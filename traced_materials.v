==> flow/design.v <==
`timescale 1ns / 1ps
module traced_materials(
		input clk,
		input rst,
		input[2:0] mat_id,
		input          l2_write_enable,
		input[2:0]     l2_write_id,
		input[289-1:0] l2_write_material,
		input          l2_flush_to_l1,
		output [95:0] ambient_color,
		output is_diffuse,
		output [95:0] diffuse_color,
		output [95:0] reflection_color
    );
	 reg[289-1:0] material_definitions_l1[7:0];
	 reg[289-1:0] material_definitions_l2[7:0];
	 integer i;
	 initial begin
		 material_definitions_l1[0][32*1-1 : 32*0] = 32'd16777216;
		 material_definitions_l1[0][32*2-1 : 32*1] = 32'd16777216;
		 material_definitions_l1[0][32*3-1 : 32*2] = 32'd16777216;
		 material_definitions_l1[0][32*4-1 : 32*3] = 32'd16777216;
		 material_definitions_l1[0][32*5-1 : 32*4] = 0;
		 material_definitions_l1[0][32*6-1 : 32*5] = 0;
		 material_definitions_l1[0][32*7-1 : 32*6] = 0;
		 material_definitions_l1[0][32*8-1 : 32*7] = 0;
		 material_definitions_l1[0][32*9-1 : 32*8] = 0;
		 material_definitions_l1[0][32*9   : 32*9] = 1;
		 material_definitions_l1[1][32*1-1 : 32*0] = 32'd16777216;
		 material_definitions_l1[1][32*2-1 : 32*1] = 32'd16777216;
		 material_definitions_l1[1][32*3-1 : 32*2] = 32'd16777216;
		 material_definitions_l1[1][32*4-1 : 32*3] = 0;
		 material_definitions_l1[1][32*5-1 : 32*4] = 32'd16777216;
		 material_definitions_l1[1][32*6-1 : 32*5] = 0;
		 material_definitions_l1[1][32*7-1 : 32*6] = 0;
		 material_definitions_l1[1][32*8-1 : 32*7] = 0;
		 material_definitions_l1[1][32*9-1 : 32*8] = 0;
		 material_definitions_l1[1][32*9   : 32*9] = 1;
		 material_definitions_l1[2][32*1-1 : 32*0] = 32'd16777216;
		 material_definitions_l1[2][32*2-1 : 32*1] = 32'd16777216;
		 material_definitions_l1[2][32*3-1 : 32*2] = 32'd16777216;
		 material_definitions_l1[2][32*4-1 : 32*3] = 0;
		 material_definitions_l1[2][32*5-1 : 32*4] = 0;
		 material_definitions_l1[2][32*6-1 : 32*5] = 32'd16777216;
		 material_definitions_l1[2][32*7-1 : 32*6] = 0;
		 material_definitions_l1[2][32*8-1 : 32*7] = 0;
		 material_definitions_l1[2][32*9-1 : 32*8] = 0;
		 material_definitions_l1[2][32*9   : 32*9] = 1;
		 for(i = 3; i<8; i=i+1) begin
			material_definitions_l1[i] = 0;
		 end
		 for(i = 0; i<8; i=i+1) begin
			material_definitions_l2[i] = 0;
		 end
	 end
	 reg[3:0] flushing;
	 initial flushing = 4'd8;
	 reg [289-1:0] flush_buff;
	 reg flush_delay;
	 initial flush_delay = 0;
	 reg [289-1:0] l1_output_buff;
	 assign ambient_color   = l1_output_buff[96*1-1 : 96*0];
	 assign diffuse_color    = l1_output_buff[96*2-1 : 96*1];
	 assign reflection_color = l1_output_buff[96*3-1 : 96*2];
	 assign is_diffuse       = l1_output_buff[96*3   : 96*3];
	 always @(posedge clk) begin
		if(rst) begin
			 flushing <= 4'd8;
			 flush_delay <= 0;
		end else begin
			if(l2_flush_to_l1) begin
				flushing <= 0;
				flush_delay <= 0;
			end
			if(l2_write_enable) begin
				material_definitions_l2[l2_write_id] <= l2_write_material;
			end
			if(flushing < 4'd8) begin
				flush_buff <= material_definitions_l2[flushing];
				flush_delay <= 1;
				if(flush_delay) begin
					flush_delay <= 0;
					material_definitions_l1[flushing] <= flush_buff;
					flushing <= flushing + 1;
				end
			end
			l1_output_buff <= material_definitions_l1[mat_id];
		end
	 end
 endmodule
---- From RTL to reports: traced_materials ----
Tool output for the design above, in the order of the flow.
Line numbers count from 1 in the design file above.
Operators: Yosys type, input widths -> output width; for muxes data width and select width s.
Cell names lack the library's common part.
A cell with - has no value.
design
  top ..................................... traced_materials
  clock port .............................. clk
  standard-cell library ................... sky130hd
  timing corner ........................... tt_025C_1v80

---- Word-level counts ----
Counts by Yosys on the flattened word-level netlist (proc, flatten, opt, wreduce; memories kept). Register bits leave out memories and registers merged into their read ports (data or address). Print and check cells are left out. Cells with the same type and inputs are merged into one.
Yosys's memory passes give these memory sizes; they may raise the number of words (mostly to a power of two), join words into wider ones and drop unused or constant bits.
bit counts
  memories ................................ 2
  clocked read ports x word width ......... 578
  bits in writable memories ............... 4,624
  elaborated cells ........................ 31
  bits of input ports ..................... 299
  register bits ........................... 5
  output and inout bits ................... 289
memories
  memory                   words  width  read ports  wr ports  RTL line  source
  material_definitions_l1  8      289    1           1         15        reg[289-1:0] material_definitions_l1[7:0];
  material_definitions_l2  8      289    1           1         16        reg[289-1:0] material_definitions_l2[7:0];
cells by class
  add/sub/neg operators ................... 1
  bitwise gates (word level) .............. 1
  multiplexer cells ....................... 21
  $lt $le $gt $ge ......................... 1
  reduce/logical cells .................... 3
operators with widths
  operator             count
  $mux 289             5
  $mux 3               5
  $mux 4               3
  $mux 1               8
  $add 4x1->4 const B  1
  $lt 4x4->1 const B   1
  $reduce_and 2->1     1
  $reduce_bool 2->1    1
  $not 1->1            1
  $logic_not 1->1      1

---- Depth ----
Longest topological path by Yosys (ltp), each cell counted once; first at word level (registers and memories cut), then after technology mapping (sequential cells cut; the memories' decode and read muxes count).
depth
  word-level depth ........................ 3
  ABC_AREA ................................ 0
  depth in mapped cells ................... 5
  mapped depth without buffers ............ 3

---- Synthesis result ----
The flow's flattened synthesis, as Yosys stat reports it; memories are mapped. The netlist is that of the ABC_AREA named above (0 if unset); the other value can give another one.
Totals and module areas in this step are rounded.
synthesis totals
  area of sequential cells ................ 156,000 um^2
  buffer cells ............................ 323
  cell area after synthesis ............... 191,000 um^2
  flip-flop cells ......................... 5,207
  cell count .............................. 7,311
cell types
  cell type  count  total area (um^2)
  edfxtp_1   5,202  1.56E+05
  mux4_2     1,156  2.6E+04
  mux2_2     579    6.52E+03
  buf_6      62     698.17
  clkbuf_1   102    382.867
  buf_4      38     285.274
  buf_1      72     270.259
  buf_2      49     245.235
  dfxtp_1    5      100.096
  nor2_1     15     56.304
  nand2b_1   7      43.792
  nand3b_1   4      30.029
  a21oi_1    4      20.019
  nor3_1     4      20.019
  nand2_1    4      15.014
  ha_1       1      12.512
  nor2b_1    2      12.512
  nand3_1    2      10.01
Not listed: further types 3, cells in them 3.

---- Timing after synthesis ----
OpenSTA on the mapped netlist: ideal clock, no wires. The path of least setup slack (recovery checks aside). Input and output delay are each 20% of the period. Register names are those of the netlist, which keeps one name where synthesis merged equal registers.
path post-synthesis
  kind .................................... input port to flip-flop
  start point ............................. input rst
  end point ............................... memory material_definitions_l1[4][0]
  required time ........................... 65.610 ns
  buffers on the path ..................... 0
  slack ................................... 18.897 ns
  stages .................................. 3
  external input delay .................... 13.380 ns
  arrival time ............................ 46.714 ns
  library setup time ...................... 1.290 ns
  clock period ............................ 66.9 ns
  delay of the path ....................... 34.624 ns
  time at the first pin ................... 13.380 ns
  synthesis period reached ................ 48.003 ns
"delay of the path" is the arrival time less input delay plus setup time.
"stages" counts driving pins, that of a launching flip-flop among them; a cell with two outputs on the path counts twice.
"synthesis period reached" is the clock period less the worst setup slack; recovery checks do not enter. This is arithmetic on one report: input and output delays are still those of the set period (20% each).
Between the ends stands the longest chain of elaborated cells between them, by number of cells; it is not shown to be the way that was timed. Of several equally long chains one is given.
A line is the first line of the expression or statement that the cell stems from. Yosys adds cells for indexed reads and writes and turns some case tables into memories.
The path ends at the enable pin of a flip-flop; only ways to that pin are counted.
between the ends, post-synthesis
  cell sequence ........................... nor2_1 -> nand3_1 -> nor3_1
  length of the longest elaborated chain .. 1
  elaborated cells on any way between the ends .. 2
  source lines of those cells ............. 1
  classes of those cells .................. mux (2)
RTL lines, path post-synthesis
  element             RTL line  source
  start: declaration  4         input rst,
  $mux 3              67        if(rst) begin
  end: declaration    15        reg[289-1:0] material_definitions_l1[7:0];

---- Path in the finished layout ----
Path of least setup slack in the final report of job 1 (OpenROAD, finished layout, wires in). Where an end is a register, its clock arrival counts in the times.
path post-layout
  kind .................................... input port to flip-flop
  start point ............................. input rst
  end point ............................... memory material_definitions_l1[0][110]
  required time ........................... 63.93 ns
  slack ................................... 46.17 ns
  clock period ............................ 63.4 ns
  time at the first pin ................... 12.68 ns
  stages .................................. 8
  library setup time ...................... 0.34 ns
  external input delay .................... 12.68 ns
  buffers on the path ..................... 5
  arrival time ............................ 17.76 ns
Between the ends stands the longest chain of elaborated cells between them, by number of cells; it is not shown to be the way that was timed. Of several equally long chains one is given.
The path ends at the enable pin of a flip-flop; only ways to that pin are counted.
between the ends, post-layout
  cell sequence ........................... clkdlybuf4s50_1 -> nor2_4 -> nand3b_1 -> nor3_2 -> buf_4 -> buf_4 -> buf_4 -> buf_4
  length of the longest elaborated chain .. 1
  elaborated cells on any way between the ends .. 2
  source lines of those cells ............. 1
  classes of those cells .................. mux (2)
RTL lines, path post-layout
  element             RTL line  source
  start: declaration  4         input rst,
  $mux 3              67        if(rst) begin
  end: declaration    15        reg[289-1:0] material_definitions_l1[7:0];

Appendix: measured runs

Design traced_materials on sky130hd. What follows are 2 stored runs of the flow, each under its own settings; their order means nothing. The constraints put input and output delay at 20% of the set period each and load the outputs with 0.01 pF.
"reached clock period" is the run's clock period less its worst setup slack. It is reckoned from that one timing run; input and output delays stay at 20% of the period that was set.
By "critical path time" is meant the share of the clock period that the worst setup path is allowed (20% is reserved at inputs, 20% at outputs), minus its slack. Clock arrival times at its registers enter into it.
By "overall power" is meant OpenSTA's value without simulated activity: inputs other than the clock are taken to toggle once in ten clock periods, and the tool carries that through the logic.
Measured values are rounded.

======== job 1 ========
==> flow/run.sh <==
#!/bin/bash
# the make line also repeats the synthesis and layout settings of config.mk as NAME=value (left out here)
make -C /OpenROAD-flow-scripts/flow DESIGN_CONFIG=/design/flow/config.mk WORK_HOME=/design/flow/orfs CLKGATE_MAP_FILE= finish
==> flow/config.mk <==
export PLATFORM = sky130hd
export DESIGN_NAME = traced_materials
export DESIGN_NICKNAME = traced_materials
export VERILOG_FILES = /design/flow/design.v
export SDC_FILE = /design/flow/constraint.sdc
export NUM_CORES = 4
export LEC_CHECK = 0
export CAP_MARGIN = 20
export CELL_PAD_IN_SITES_DETAIL_PLACEMENT = 0
export CORE_MARGIN = 2
export CORE_UTILIZATION = 68
export CTS_CLUSTER_DIAMETER = 122
export CTS_CLUSTER_SIZE = 52
export GPL_ROUTABILITY_DRIVEN = 0
export MAX_ROUTING_LAYER = met4
export PLACE_DENSITY_LB_ADDON = 0.15
export SETUP_SLACK_MARGIN = -1.12
export SLEW_MARGIN = 20
export TNS_END_PERCENT = 100
==> flow/constraint.sdc <==
create_clock -name core_clock -period 63.4 [get_ports {clk}]
set_input_delay 12.6800 -clock core_clock [delete_from_list [all_inputs] [get_ports {clk}]]
set_output_delay 12.6800 -clock core_clock [all_outputs]
set_load 0.01 [all_outputs]

-------- measured, job 1 --------
  utilization in the final report ......... 73.2%
  standard-cell area after routing ........ 204,000 um^2
  critical path time ...................... 4.55 ns
  critical path kind ...................... input port to flip-flop
  overall power ........................... 5.29 mW
  post-route setup TNS .................... 0.000 ns
  worst hold slack ........................ 0.605 ns
  full die area ........................... 285,000 um^2
  setup slack of the worst path ........... 46.2 ns
  reached clock period .................... 17.229 ns
  netlist area reported by Yosys .......... 191,000 um^2

======== job 2 ========
==> flow/run.sh <==
#!/bin/bash
# the make line also repeats the synthesis and layout settings of config.mk as NAME=value (left out here)
make -C /OpenROAD-flow-scripts/flow DESIGN_CONFIG=/design/flow/config.mk WORK_HOME=/design/flow/orfs CLKGATE_MAP_FILE= finish
==> flow/config.mk <==
export PLATFORM = sky130hd
export DESIGN_NAME = traced_materials
export DESIGN_NICKNAME = traced_materials
export VERILOG_FILES = /design/flow/design.v
export SDC_FILE = /design/flow/constraint.sdc
export NUM_CORES = 4
export LEC_CHECK = 0
export CAP_MARGIN = 20
export CORE_MARGIN = 2
export CORE_UTILIZATION = 40
export SLEW_MARGIN = 20
==> flow/constraint.sdc <==
create_clock -name core_clock -period 55.6 [get_ports {clk}]
set_input_delay 11.1200 -clock core_clock [delete_from_list [all_inputs] [get_ports {clk}]]
set_output_delay 11.1200 -clock core_clock [all_outputs]
set_load 0.01 [all_outputs]

-------- measured, job 2 --------
  utilization in the final report ......... 46.7%
  standard-cell area after routing ........ 222,000 um^2
  critical path time ...................... 4.84 ns
  critical path kind ...................... input port to flip-flop
  overall power ........................... 8.14 mW
  post-route setup TNS .................... 0.000 ns
  worst hold slack ........................ 0.588 ns
  full die area ........................... 483,000 um^2
  setup slack of the worst path ........... 39.6 ns
  reached clock period .................... 15.962 ns
  netlist area reported by Yosys .......... 191,000 um^2
